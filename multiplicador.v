==> flow/design.v <==
`timescale 1 ns / 10 ps
module registro4 (input wire [3:0] entrada, input wire bit_en_desp, input wire Carga, Desplaza, clk, reset, output wire [3:0] salida);
	assign enable = Carga | Desplaza;  
	cdaff ff0(Carga, entrada[0], salida[1], clk, reset, enable, salida[0]);
	cdaff ff1(Carga, entrada[1], salida[2], clk, reset, enable, salida[1]);
	cdaff ff2(Carga, entrada[2], salida[3], clk, reset, enable, salida[2]);
	cdaff ff3(Carga, entrada[3], bit_en_desp, clk, reset, enable, salida[3]);  
endmodule
module registro3 (input wire [2:0] entrada, input wire bit_en_desp, input wire Carga, Desplaza, clk, reset, output wire [2:0] salida);
	assign enable = Carga | Desplaza;  
	cdaff ff0(Carga, entrada[0], salida[1], clk, reset, enable, salida[0]);
	cdaff ff1(Carga, entrada[1], salida[2], clk, reset, enable, salida[1]);
	cdaff ff2(Carga, entrada[2], bit_en_desp, clk, reset, enable, salida[2]);  
endmodule
module cdaff (input wire selc_d, inp_c, inp_d, clk, reset, carga, output wire salida);
	wire inp;
	ffdc ff0(clk, reset, carga, inp, salida);
	mux2_1_i1 mux0(inp, inp_d, inp_c, selc_d);
endmodule
module mux2_1_i1(output wire out, input wire a, b, s);
	wire  s_n, sa, sb;	   
	not inv1 (s_n, s);
	and and1 (sa, a, s_n);
	and and2 (sb, b, s);
	or or1 (out, sa, sb);
endmodule
module ffdc #(parameter retardo = 1)(input wire clk, reset, carga, d, output reg q);
	always @(posedge clk, posedge reset)
	  if (reset)
		q <= #retardo 1'b0;  
	  else
		if (carga)
		  q <= #retardo d;  
endmodule
module sum_resta4(output wire[3:0] S, output wire c_out, input wire[3:0] A, input wire[3:0] B, input wire resta);
	assign {c_out, S} = (resta == 1) ? A - B : A + B;
endmodule
`timescale 1 ns / 10 ps
module controlUnit (input wire clk, start, input wire [1:0] q, output wire resta, desp, cargaA, cargaQ, cargaM, fin);
  reg [2:0] state, nextstate;
  parameter S0 = 3'b000;
  parameter S1 = 3'b001;
  parameter S2 = 3'b010;
  parameter S3 = 3'b011;
  parameter S4 = 3'b100;
  parameter S5 = 3'b101;
  parameter S6 = 3'b110;
  parameter S7 = 3'b111;
  always @(posedge clk, posedge start)
    if (start)
      state <= S0;
    else
      state <= #6 nextstate;
  always @(*)
    case (state)
      S0: nextstate = S1;
      S1:
        if (q == 2'b00 || q == 2'b11)
          nextstate = S3;
        else
          nextstate = S2;
      S2: nextstate = S3;
      S3:
        if (q == 2'b00 || q == 2'b11)
          nextstate = S5;
        else
          nextstate = S4;
      S4: nextstate = S5;
      S5: if (q == 2'b00 || q == 2'b11)
          nextstate = S7;
        else
          nextstate = S6;
      S6: nextstate = S7;
      S7: nextstate = S7;
      default: nextstate = S0;
    endcase
    assign cargaA = ((state == S1 || state == S3 || state == S5) && (q == 2'b01 || q == 2'b10)) ? 1 : 0;
    assign cargaQ = (state == S0) ? 1 : 0;
    assign cargaM = (state == S0) ? 1 : 0;
    assign resta = (q == 2'b10) ? 1 : 0;
    assign desp = ((state == S1 || state == S3 || state == S5) && (q == 2'b00 || q == 2'b11)) || (state == S2 || state == S4 || state == S6);
    assign fin = (state == S7) ? 1 : 0;
endmodule
module datapath (input wire [2:0] multiplicador, multiplicando, input wire clk, start, cargaA, cargaQ, cargaM, resta, desp, output wire [1:0] q, output wire [5:0] resultado);
    wire [3:0] a_to_sumador, m_to_sumador, q_value;
    wire [3:0] entrada_Q, entrada_M, entrada_A;
    wire aux;
    assign entrada_Q = {multiplicador, 1'b0};  
    assign entrada_M = {multiplicando[2], multiplicando};
    registro4 A(entrada_A, a_to_sumador[3], cargaA, desp, clk, start, a_to_sumador);
    registro4 Q(entrada_Q, a_to_sumador[0], cargaQ, desp, clk, 1'b0, q_value);
    registro4 M(entrada_M, 1'b0, cargaM, 1'b0, clk, 1'b0, m_to_sumador);
    sum_resta4 sumador(entrada_A, aux, a_to_sumador, m_to_sumador, resta);
    assign resultado = {a_to_sumador[2:0], q_value[3:1]};
    assign q = {q_value[1], q_value[0]};
endmodule
`timescale 1 ns / 10 ps
module multiplicador (input wire [2:0] multiplicador, multiplicando, input wire clk, start, output wire [5:0] resultado, output wire fin);
  wire sub, desp, cargaA, cargaQ, cargaM;
  wire [1:0] q;
  datapath dp(multiplicador, multiplicando, ~clk, start, cargaA, cargaQ, cargaM, sub, desp, q, resultado);
  controlUnit uc(clk, start, q, sub, desp, cargaA, cargaQ, cargaM, fin);
endmodule
### Reports on multiplicador

What the tools print for multiplicador, step after step.
Line numbers count from 1 in the design file above.
The mark - stands for no value.

| design | value |
|---|---|
| design top | multiplicador |
| clock | clk |
| standard-cell library | sky130hd |
| corner | tt_025C_1v80 |

### After elaboration

Counts by Yosys on the flattened word-level netlist (proc, flatten, opt, wreduce; memories kept). Register bits leave out memories and registers merged into their read ports (data or address); mux counts leave out enables and synchronous resets folded into registers. Print and check cells are left out.

| storage and ports | value |
|---|---|
| output and inout port bits | 7 |
| word-level cells | 80 |
| register bits after elaboration | 15 |

| operators by class | value |
|---|---|
| equal/unequal tests | 10 |
| muxes and demuxes | 9 |
| $add $sub $neg | 2 |
| reductions and logical operators | 12 |
| bitwise operators | 34 |

Operators with widths:

| kind | count |
|---|---|
| case mux 3 bit (select 7 bit) | 1 |
| bitwise AND 1 bit | 20 |
| bitwise OR 1 bit | 12 |
| equality test 3 bit with constant B | 4 |
| logical OR 1 bit | 7 |
| two-way mux 1 bit | 7 |
| equality test 3 x 2 -> 1 bit with constant B | 2 |
| equality test 2 bit with constant B | 2 |
| adder 4 bit | 1 |
| subtractor 4 bit | 1 |
| two-way mux 4 bit | 1 |
| equality test 3 x 1 -> 1 bit with constant B | 1 |
| logical NOT 3 bit | 1 |
| logical AND 1 bit | 2 |
| inverter 1 bit | 2 |
| equality test 2 x 1 -> 1 bit with constant B | 1 |
| logical NOT 2 bit | 1 |
| OR reduction 2 bit | 1 |

### Logic depth

Yosys ltp: most cells in a row. Word level: on the elaborated netlist, between registers, memories and ports. Mapped: between sequential cells and ports; inverters and the memories' decode and read muxes count.

| depth | value |
|---|---|
| depth in word-level cells | 8 |
| ABC_AREA | 1 |
| gate-level depth with buffers | 12 |

### Netlist

The flow's flattened synthesis, as Yosys stat reports it; memories are mapped. The netlist is that of the ABC_AREA named above (0 if unset); the other value can give another one.

Cells by type:

| cell | count | total area (um^2) |
|---|---|---|
| sky130_fd_sc_hd__edfxtp_1 | 8 | 240.23 |
| sky130_fd_sc_hd__dfrtp_1 | 7 | 175.168 |
| sky130_fd_sc_hd__dfrtn_1 | 4 | 100.096 |
| sky130_fd_sc_hd__nand2_1 | 19 | 71.318 |
| sky130_fd_sc_hd__inv_1 | 17 | 63.811 |
| sky130_fd_sc_hd__ha_1 | 5 | 62.56 |
| sky130_fd_sc_hd__buf_4 | 6 | 45.043 |
| sky130_fd_sc_hd__o21ai_0 | 9 | 45.043 |
| sky130_fd_sc_hd__nor2_1 | 9 | 33.782 |
| sky130_fd_sc_hd__nand3_1 | 6 | 30.029 |
| sky130_fd_sc_hd__dfstp_2 | 1 | 26.275 |
| sky130_fd_sc_hd__mux2_2 | 2 | 22.522 |
| sky130_fd_sc_hd__fa_1 | 1 | 20.019 |
| sky130_fd_sc_hd__inv_2 | 5 | 18.768 |
| sky130_fd_sc_hd__nand3_4 | 1 | 17.517 |
| sky130_fd_sc_hd__xor2_1 | 2 | 17.517 |
| sky130_fd_sc_hd__o211ai_2 | 1 | 12.512 |
| sky130_fd_sc_hd__nor2_4 | 1 | 11.261 |

Other cell types: 7; their cells: 8.

| synthesis totals | value |
|---|---|
| flip-flop cells | 20 |
| chip area (Yosys) | 0.001061 mm^2 |
| buffers | 7 |
| cell count | 112 |
| sequential part of the area | 0.0005418 mm^2 |

Stored flow runs of multiplicador (2 of them; Yosys, OpenROAD, sky130hd). They differ in their settings and are not a sequence. Constraints: input delay and output delay 20% of the set period each, output load 0.01 pF.
"power": no workload was simulated; the value follows from the tool's default switching activity.

## Stored run 1

==> flow/run.sh <==
#!/bin/bash
# the make line also repeats the synthesis and layout settings of config.mk as NAME=value (left out here)
make -C /OpenROAD-flow-scripts/flow DESIGN_CONFIG=/design/flow/config.mk WORK_HOME=/design/flow/orfs CLKGATE_MAP_FILE= finish
==> flow/config.mk <==
export PLATFORM = sky130hd
export DESIGN_NAME = multiplicador
export DESIGN_NICKNAME = multiplicador
export VERILOG_FILES = /design/flow/design.v
export SDC_FILE = /design/flow/constraint.sdc
export NUM_CORES = 4
export LEC_CHECK = 0
export ABC_AREA = 1
export CAP_MARGIN = 20
export CORE_MARGIN = 2
export CORE_UTILIZATION = 60
export CTS_CLUSTER_DIAMETER = 302
export GPL_TIMING_DRIVEN = 1
export MIN_ROUTING_LAYER = met1
export PLACE_DENSITY_LB_ADDON = 0.04
export SETUP_SLACK_MARGIN = 1.0
export SLEW_MARGIN = 20
export TNS_END_PERCENT = 90
==> flow/constraint.sdc <==
create_clock -name core_clock -period 3.47 [get_ports {clk}]
set_input_delay 0.6940 -clock core_clock [delete_from_list [all_inputs] [get_ports {clk}]]
set_output_delay 0.6940 -clock core_clock [all_outputs]
set_load 0.01 [all_outputs]

| result of stored run 1 | value |
|---|---|
| post-layout utilization | 0.903 |
| final worst hold slack | 0.466 ns |
| final setup TNS | 0.000 ns |
| standard-cell area after routing | 0.0015252 mm^2 |
| die area | 0.0021206 mm^2 |
| lowest setup slack | 0.042 ns |
| mapped cell area after synthesis | 0.001061 mm^2 |
| power | 1.431 mW |

## Stored run 2

==> flow/run.sh <==
#!/bin/bash
# the make line also repeats the synthesis and layout settings of config.mk as NAME=value (left out here)
make -C /OpenROAD-flow-scripts/flow DESIGN_CONFIG=/design/flow/config.mk WORK_HOME=/design/flow/orfs CLKGATE_MAP_FILE= finish
==> flow/config.mk <==
export PLATFORM = sky130hd
export DESIGN_NAME = multiplicador
export DESIGN_NICKNAME = multiplicador
export VERILOG_FILES = /design/flow/design.v
export SDC_FILE = /design/flow/constraint.sdc
export NUM_CORES = 4
export LEC_CHECK = 0
export CAP_MARGIN = 20
export CORE_MARGIN = 2
export CORE_UTILIZATION = 26
export GPL_TIMING_DRIVEN = 1
export MIN_ROUTING_LAYER = met2
export PLACE_DENSITY = 0.46
export SETUP_SLACK_MARGIN = 1.02
export SLEW_MARGIN = 35
export TNS_END_PERCENT = 45
==> flow/constraint.sdc <==
create_clock -name core_clock -period 4.63 [get_ports {clk}]
set_input_delay 0.9260 -clock core_clock [delete_from_list [all_inputs] [get_ports {clk}]]
set_output_delay 0.9260 -clock core_clock [all_outputs]
set_load 0.01 [all_outputs]

| result of stored run 2 | value |
|---|---|
| mapped cell area after synthesis | 0.0010172 mm^2 |
| die area | 0.0044289 mm^2 |
| post-layout utilization | 0.346 |
| final setup TNS | 0.000 ns |
| lowest setup slack | 0.535 ns |
| standard-cell area after routing | 0.0012875 mm^2 |
| power | 0.8386 mW |
| final worst hold slack | 0.438 ns |
